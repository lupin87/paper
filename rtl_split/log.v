==> flow/design.v <==
module cla16log(S,A,B);
parameter WIDTH=16;
input      [WIDTH-1:0]A,B;
output reg [WIDTH:0]S;
reg [WIDTH:0] C;
reg [WIDTH-1:0] G,P;
integer ii;
always @* begin
  C[0]      = 1'b0;
  for(ii=0;ii<WIDTH;ii=ii+1) 
  begin
    G[ii] = A[ii] & B[ii];
    P[ii] = A[ii] ^ B[ii];
    C[ii+1] = G[ii] | (P[ii]&C[ii]);
    S[ii] = P[ii] ^ C[ii];
  end
  S[WIDTH] = C[WIDTH];
end
endmodule
module log(in,out,en,overf,clk,reset);
input [45:0]in; 
input en;
input clk;
input reset;
output [15:0]out; 
output overf;
reg [15:0]out;
reg overf;
reg [15:0]a; 
reg [8:0]b;
wire [15:0]sum; 
reg state;
cla16log cla16log(sum,a,{7'b0,b});
always@(posedge clk or negedge reset) 
begin
if(reset==0)
begin
  out<=0;
  overf<=0;
  a<=0;
  b<=0;
  state<=0;
end
else
begin
  case(state)
  0: 
  begin
    if(en==1)
    begin
      state<=1;
      if(in==0) 
      begin
        overf<=1; 
      end
      else if(in[44]==1) 
      begin
        a<=16'h5800; 
        b<=in[43:35]; 
      end
      else if(in[43]==1) 
      begin
        a<=16'h5600;
        b<=in[42:34];
      end
      else if(in[42]==1) 
      begin
        a<=16'h5400;
        b<=in[41:33];
      end
      else if(in[41]==1) 
      begin
        a<=16'h5200;
        b<=in[40:32];
      end
      else if(in[40]==1) 
      begin
        a<=16'h5000;
        b<=in[39:31];
      end
      else if(in[39]==1) 
      begin
        a<=16'h4e00;
        b<=in[38:30];
      end
      else if(in[38]==1) 
      begin
        a<=16'h4c00;
        b<=in[37:29];
      end
      else if(in[37]==1) 
      begin
        a<=16'h4a00;
        b<=in[36:28];
      end
      else if(in[36]==1) 
      begin
        a<=16'h4800;
        b<=in[35:27];
      end
      else if(in[35]==1) 
      begin
        a<=16'h4600;
        b<=in[34:26];
      end
      else if(in[34]==1) 
      begin
        a<=16'h4400;
        b<=in[33:25];
      end
      else if(in[33]==1) 
      begin
        a<=16'h4200;
        b<=in[32:24];
      end
      else if(in[32]==1) 
      begin
        a<=16'h4000;
        b<=in[31:23];
      end
      else if(in[31]==1) 
      begin
        a<=16'h3e00;
        b<=in[30:22];
      end
      else if(in[30]==1) 
      begin
        a<=16'h3c00;
        b<=in[29:21];
      end
      else if(in[29]==1) 
      begin
        a<=16'h3a00;
        b<=in[28:20];
      end
      else if(in[28]==1) 
      begin
        a<=16'h3800;
        b<=in[27:19];
      end
      else if(in[27]==1) 
      begin
        a<=16'h3600;
        b<=in[26:18];
      end
      else if(in[26]==1) 
      begin
        a<=16'h3400;
        b<=in[25:17];
      end
      else if(in[25]==1) 
      begin
        a<=16'h3200;
        b<=in[24:16];
      end
      else if(in[24]==1) 
      begin
        a<=16'h3000;
        b<=in[23:15];
      end
      else if(in[23]==1) 
      begin
        a<=16'h2e00;
        b<=in[22:14];
      end
      else if(in[22]==1) 
      begin
        a<=16'h2c00;
        b<=in[21:13];
      end
      else if(in[21]==1) 
      begin
        a<=16'h2a00;
        b<=in[20:12];
      end
      else if(in[20]==1) 
      begin
        a<=16'h2800;
        b<=in[19:11];
      end
      else if(in[19]==1) 
      begin
        a<=16'h2600;
        b<=in[18:10];
      end
      else if(in[18]==1) 
      begin
        a<=16'h2400;
        b<=in[17:9];
      end
      else if(in[17]==1) 
      begin
        a<=16'h2200;
        b<=in[16:8];
      end
      else if(in[16]==1) 
      begin
        a<=16'h2000;
        b<=in[15:7];
      end
      else if(in[15]==1) 
      begin
        a<=16'h1e00;
        b<=in[14:6];
      end
      else if(in[14]==1) 
      begin
        a<=16'h1c00;
        b<=in[13:5];
      end
      else if(in[13]==1) 
      begin
        a<=16'h1a00;
        b<=in[12:4];
      end
      else if(in[12]==1) 
      begin
        a<=16'h1800;
        b<=in[11:3];
      end
      else if(in[11]==1) 
      begin
        a<=16'h1600;
        b<=in[10:2];
      end
      else if(in[10]==1) 
      begin
        a<=16'h1400;
        b<=in[9:1];
      end
      else if(in[9]==1) 
      begin
        a<=16'h1200;
        b<=in[8:0];
      end
      else if(in[8]==1) 
      begin
        a<=16'h1000;
        b<={in[7:0],1'b0};
      end
      else if(in[7]==1) 
      begin
        a<=16'he00;
        b<={in[6:0],2'b0};
      end
      else if(in[6]==1) 
      begin
        a<=16'hc00;
        b<={in[5:0],3'b0};
      end
      else if(in[5]==1) 
      begin
        a<=16'ha00;
        b<={in[4:0],4'b0};
      end
      else if(in[4]==1) 
      begin
        a<=16'h800;
        b<={in[3:0],5'b0};
      end
      else if(in[3]==1) 
      begin
        a<=16'h600;
        b<={in[2:0],6'b0};
      end
      else if(in[2]==1) 
      begin
        a<=16'h400;
        b<={in[1:0],7'b0};
      end
      else if(in[1]==1) 
      begin
        a<=16'h200;
        b<={in[0],8'b0};
      end
      else 
      begin
        a<=0;
        b<=0;
      end
    end
  end
  1: 
  begin
    out<=sum;
    overf<=0;
    state<=0;
  end
  endcase
end
end
endmodule
Tool chain data of log
What the tools print for log, step after step.
Line numbers count from 1 in the design file above.
Operators carry their Yosys type and port widths (W data, S select, Z words).
Library cell names are shortened.
A cell with -- has no value.
Design
  top: log
  clock input: clk
  cell library: sky130hd
  library corner: tt_025C_1v80

Elaborated design
Counts by Yosys on the flattened word-level netlist (proc, flatten, opt, wreduce; memories kept). Register bits leave out memories and registers merged into their read ports (data or address). Print and check cells are left out. Cells with the same type and inputs are merged into one.
Storage and ports
  input bits: 49
  bits in registers: 43
Cells by class
  eq/ne operators: 2
  reduce/logical cells: 3
  bitwise operators: 57
  muxes and demuxes: 93
Operators by type and width (count)
  $mux W9: 44
  $mux W14: 16
  $mux W15: 13
  $mux W13: 8
  $mux W12: 4
  $logic_not A46 Y1: 1
  $xor A1 B1 Y1: 24
  $and A1 B1 Y1: 23
  $mux W11: 2
  $mux W10: 1
  $or A1 B1 Y1: 8
  $ne A2 B2 Y1 const B: 2
  $mux W1: 4
  $reduce_and A3 Y1: 1
  $not A1 Y1: 2
  $reduce_and A2 Y1: 1
  $pmux W1 S2: 1

Longest topological paths
Depth = most cells in a row (Yosys ltp): at word level without a register or memory, in the mapped netlist without a sequential cell, where the memories' decode and read muxes count.
Depth
  depth in word-level cells: 44
  ABC_AREA: 0
  gate-level depth with buffers: 9
  depth with buffers taken out: 7

Mapped cells and area
Source: synth_stat.txt of the flow (Yosys; design flattened, memories mapped). It holds for the ABC_AREA given above (unset counts as 0); a run with the other value may have another netlist.
Cell types
  dfrtp_1: count 32, total area 800.768 µm²
  a21oi_1: count 109, total area 545.523 µm²
  nand2_1: count 86, total area 322.81 µm²
  o21ai_0: count 62, total area 310.298 µm²
  clkbuf_1: count 73, total area 274.013 µm²
  o311ai_0: count 24, total area 210.202 µm²
  mux2_2: count 17, total area 191.434 µm²
  nor2_1: count 49, total area 183.926 µm²
  a211oi_1: count 24, total area 180.173 µm²
  nor3_1: count 29, total area 145.139 µm²
  o31ai_1: count 19, total area 142.637 µm²
  a31oi_1: count 21, total area 131.376 µm²
  a221oi_1: count 13, total area 113.859 µm²
  inv_1: count 28, total area 105.101 µm²
  nor3b_1: count 14, total area 105.101 µm²
  o211ai_1: count 14, total area 105.101 µm²
  nand2b_1: count 14, total area 87.584 µm²
  o2111ai_1: count 10, total area 87.584 µm²
Not listed: further types 42, cells in them 163.
Mapped netlist
  cell area after synthesis: 5198.7 µm²
  buffer cells: 95
  cells in the netlist: 801
  flip-flop cells: 32
By module: a second synthesis without flattening, with its own total; a netlist apart from the flattened one above.
Second synthesis, totals
  cells (unflattened synthesis): 830
  area (unflattened synthesis): 5657.9 µm²
Each row is one instance without its submodules.
Modules
  log: area 5326.4 µm², cells 809, seq. area 825.8 µm², times used 1
  cla16log: area 331.6 µm², cells 21, seq. area 0.0 µm², times used 1

Timing after synthesis
Path of least setup slack by OpenSTA after synthesis, without wires, with an ideal clock, recovery checks aside; 20% of the period is set as input and as output delay. Where synthesis merged equal registers, the netlist keeps one of their names.
Path post-synthesis
  path kind: input to register
  start point: input port in[40]
  end point: register b[7]
  slack: 0.106 ns
  arrival: 2.060 ns
  driving pins on the path: 6
  launch time at the first pin: 0.458 ns
  path buffers: 1
  path delay: 1.727 ns
  setup time: 0.125 ns
  external input delay: 0.458 ns
  period: 2.29 ns
  data required time: 2.165 ns
  synthesis period reached: 2.184 ns
"path delay" is the arrival time less input delay plus setup time.
"driving pins on the path" counts driving pins, that of a launching flip-flop among them; a cell with two outputs on the path counts twice.
"synthesis period reached" = period - worst setup slack (recovery checks aside). The figure is calculated, with input and output delays left at 20% of the set period.
Between the ends stands the longest chain of elaborated cells between them, by number of cells; it is not shown to be the way that was timed. Of several equally long chains one is given.
Each line given opens the expression or statement behind the cell; cells for indexed reads and writes are added by Yosys, which also makes memories of some case tables.
At most two assigning lines are given for a register; there are more.
On the way, post-synthesis
  cell sequence: or4_4 > nand4bb_1 > nor4_2 > or2b_2 > buf_6 > mux2_2
  length of the longest elaborated chain: 5
Ends and longest elaborated chain, post-synthesis
  start: declaration: line 21  | input [45:0]in;
  $mux W9: line 76  | else if(in[40]==1)
  $mux W9: line 71  | else if(in[41]==1)
  $mux W9: line 66  | else if(in[42]==1)
  $mux W9: line 61  | else if(in[43]==1)
  $mux W9: line 56  | else if(in[44]==1)
  end: assignment: line 59  | b<=in[43:35];
  end: assignment: line 64  | b<=in[42:34];
  end: declaration: line 30  | reg [8:0]b;

Worst path after layout
Path of least setup slack in the final report of job 1 (OpenROAD, finished layout, wires in). Where an end is a register, its clock arrival counts in the times.
Path after layout
  path kind: input to register
  start point: input port in[19]
  end point: register b[7]
  launch time at the first pin: 0.79 ns
  setup time: 0.06 ns
  arrival: 3.58 ns
  driving pins on the path: 8
  path buffers: 1
  slack: 0.60 ns
  data required time: 4.18 ns
  external input delay: 0.79 ns
  period: 3.96 ns
Between the ends stands the longest chain of elaborated cells between them, by number of cells; it is not shown to be the way that was timed. Of several equally long chains one is given.
At most two assigning lines are given for a register; there are more.
On the way, after layout
  cell sequence: clkdlybuf4s50_1 > inv_1 > a2111oi_1 > nand4_1 > a21oi_1 > a211oi_1 > o31ai_1 > mux2_2
  length of the longest elaborated chain: 26
Ends and longest elaborated chain, after layout
  start: declaration: line 21  | input [45:0]in;
  $mux W9: line 181  | else if(in[19]==1)
  $mux W9: line 176  | else if(in[20]==1)
  $mux W9: line 171  | else if(in[21]==1)
  $mux W9: line 166  | else if(in[22]==1)
  $mux W9: line 161  | else if(in[23]==1)
  $mux W9: line 156  | else if(in[24]==1)
  $mux W9: line 151  | else if(in[25]==1)
  [... 12 more ...]
  $mux W9: line 86  | else if(in[38]==1)
  $mux W9: line 81  | else if(in[39]==1)
  $mux W9: line 76  | else if(in[40]==1)
  $mux W9: line 71  | else if(in[41]==1)
  $mux W9: line 66  | else if(in[42]==1)
  $mux W9: line 61  | else if(in[43]==1)
  $mux W9: line 56  | else if(in[44]==1)
  end: assignment: line 59  | b<=in[43:35];
  end: assignment: line 64  | b<=in[42:34];
  end: declaration: line 30  | reg [8:0]b;

Below are 2 stored runs of the flow (Yosys, OpenROAD; platform sky130hd) on log, each with its settings and what was measured, unordered. Constraints: input delay and output delay 20% of the set period each, output load 0.01 pF.
"achieved clock period (ns)" = clock period - worst setup slack. The figure is calculated, with input and output delays left at 20% of the set period.
By "worst setup path time (ns)" is meant the share of the clock period that the worst setup path is allowed (20% is reserved at inputs, 20% at outputs), minus its slack. Clock arrival times at its registers enter into it.
"finish__power__total": no workload was simulated; the value follows from the tool's default switching activity.

Flow files of job 1
==> flow/run.sh <==
#!/bin/bash
# the make line also repeats the synthesis and layout settings of config.mk as NAME=value (left out here)
make -C /OpenROAD-flow-scripts/flow DESIGN_CONFIG=/design/flow/config.mk WORK_HOME=/design/flow/orfs CLKGATE_MAP_FILE= finish
==> flow/config.mk <==
export PLATFORM = sky130hd
export DESIGN_NAME = log
export DESIGN_NICKNAME = log
export VERILOG_FILES = /design/flow/design.v
export SDC_FILE = /design/flow/constraint.sdc
export NUM_CORES = 4
export LEC_CHECK = 0
export CAP_MARGIN = 20
export CORE_MARGIN = 2
export CORE_UTILIZATION = 51
export CTS_CLUSTER_DIAMETER = 328
export GPL_ROUTABILITY_DRIVEN = 1
export PLACE_DENSITY_LB_ADDON = 0.26
export SETUP_SLACK_MARGIN = 0.5
export SLEW_MARGIN = 20
==> flow/constraint.sdc <==
create_clock -name core_clock -period 3.96 [get_ports {clk}]
set_input_delay 0.7920 -clock core_clock [delete_from_list [all_inputs] [get_ports {clk}]]
set_output_delay 0.7920 -clock core_clock [all_outputs]
set_load 0.01 [all_outputs]

report of job 1
yosys chip area after synthesis (um^2): 5198.7
finish__design__die__area: 11017.7
finish__design__instance__area__stdcell: 6259.8
finish__design__instance__utilization: 0.6375
finish__timing__setup__ws: 0.602
finish__timing__setup__tns: 0.000
finish__timing__hold__ws: 0.483
finish__power__total: 1.422e-03
achieved clock period (ns): 3.358
worst setup path time (ns): 2.57
worst setup path kind: input to register

Flow files of job 2
==> flow/run.sh <==
#!/bin/bash
# the make line also repeats the synthesis and layout settings of config.mk as NAME=value (left out here)
make -C /OpenROAD-flow-scripts/flow DESIGN_CONFIG=/design/flow/config.mk WORK_HOME=/design/flow/orfs CLKGATE_MAP_FILE= finish
==> flow/config.mk <==
export PLATFORM = sky130hd
export DESIGN_NAME = log
export DESIGN_NICKNAME = log
export VERILOG_FILES = /design/flow/design.v
export SDC_FILE = /design/flow/constraint.sdc
export NUM_CORES = 4
export LEC_CHECK = 0
export CAP_MARGIN = 20
export CORE_ASPECT_RATIO = 1.01
export CORE_MARGIN = 6
export CORE_UTILIZATION = 61
export MAX_ROUTING_LAYER = met5
export PLACE_DENSITY = 0.82
export SETUP_SLACK_MARGIN = 0.32
export SLEW_MARGIN = 20
export TNS_END_PERCENT = 20
==> flow/constraint.sdc <==
create_clock -name core_clock -period 1.61 [get_ports {clk}]
set_input_delay 0.3220 -clock core_clock [delete_from_list [all_inputs] [get_ports {clk}]]
set_output_delay 0.3220 -clock core_clock [all_outputs]
set_load 0.01 [all_outputs]

report of job 2: did not finish, cts, DPL-0033
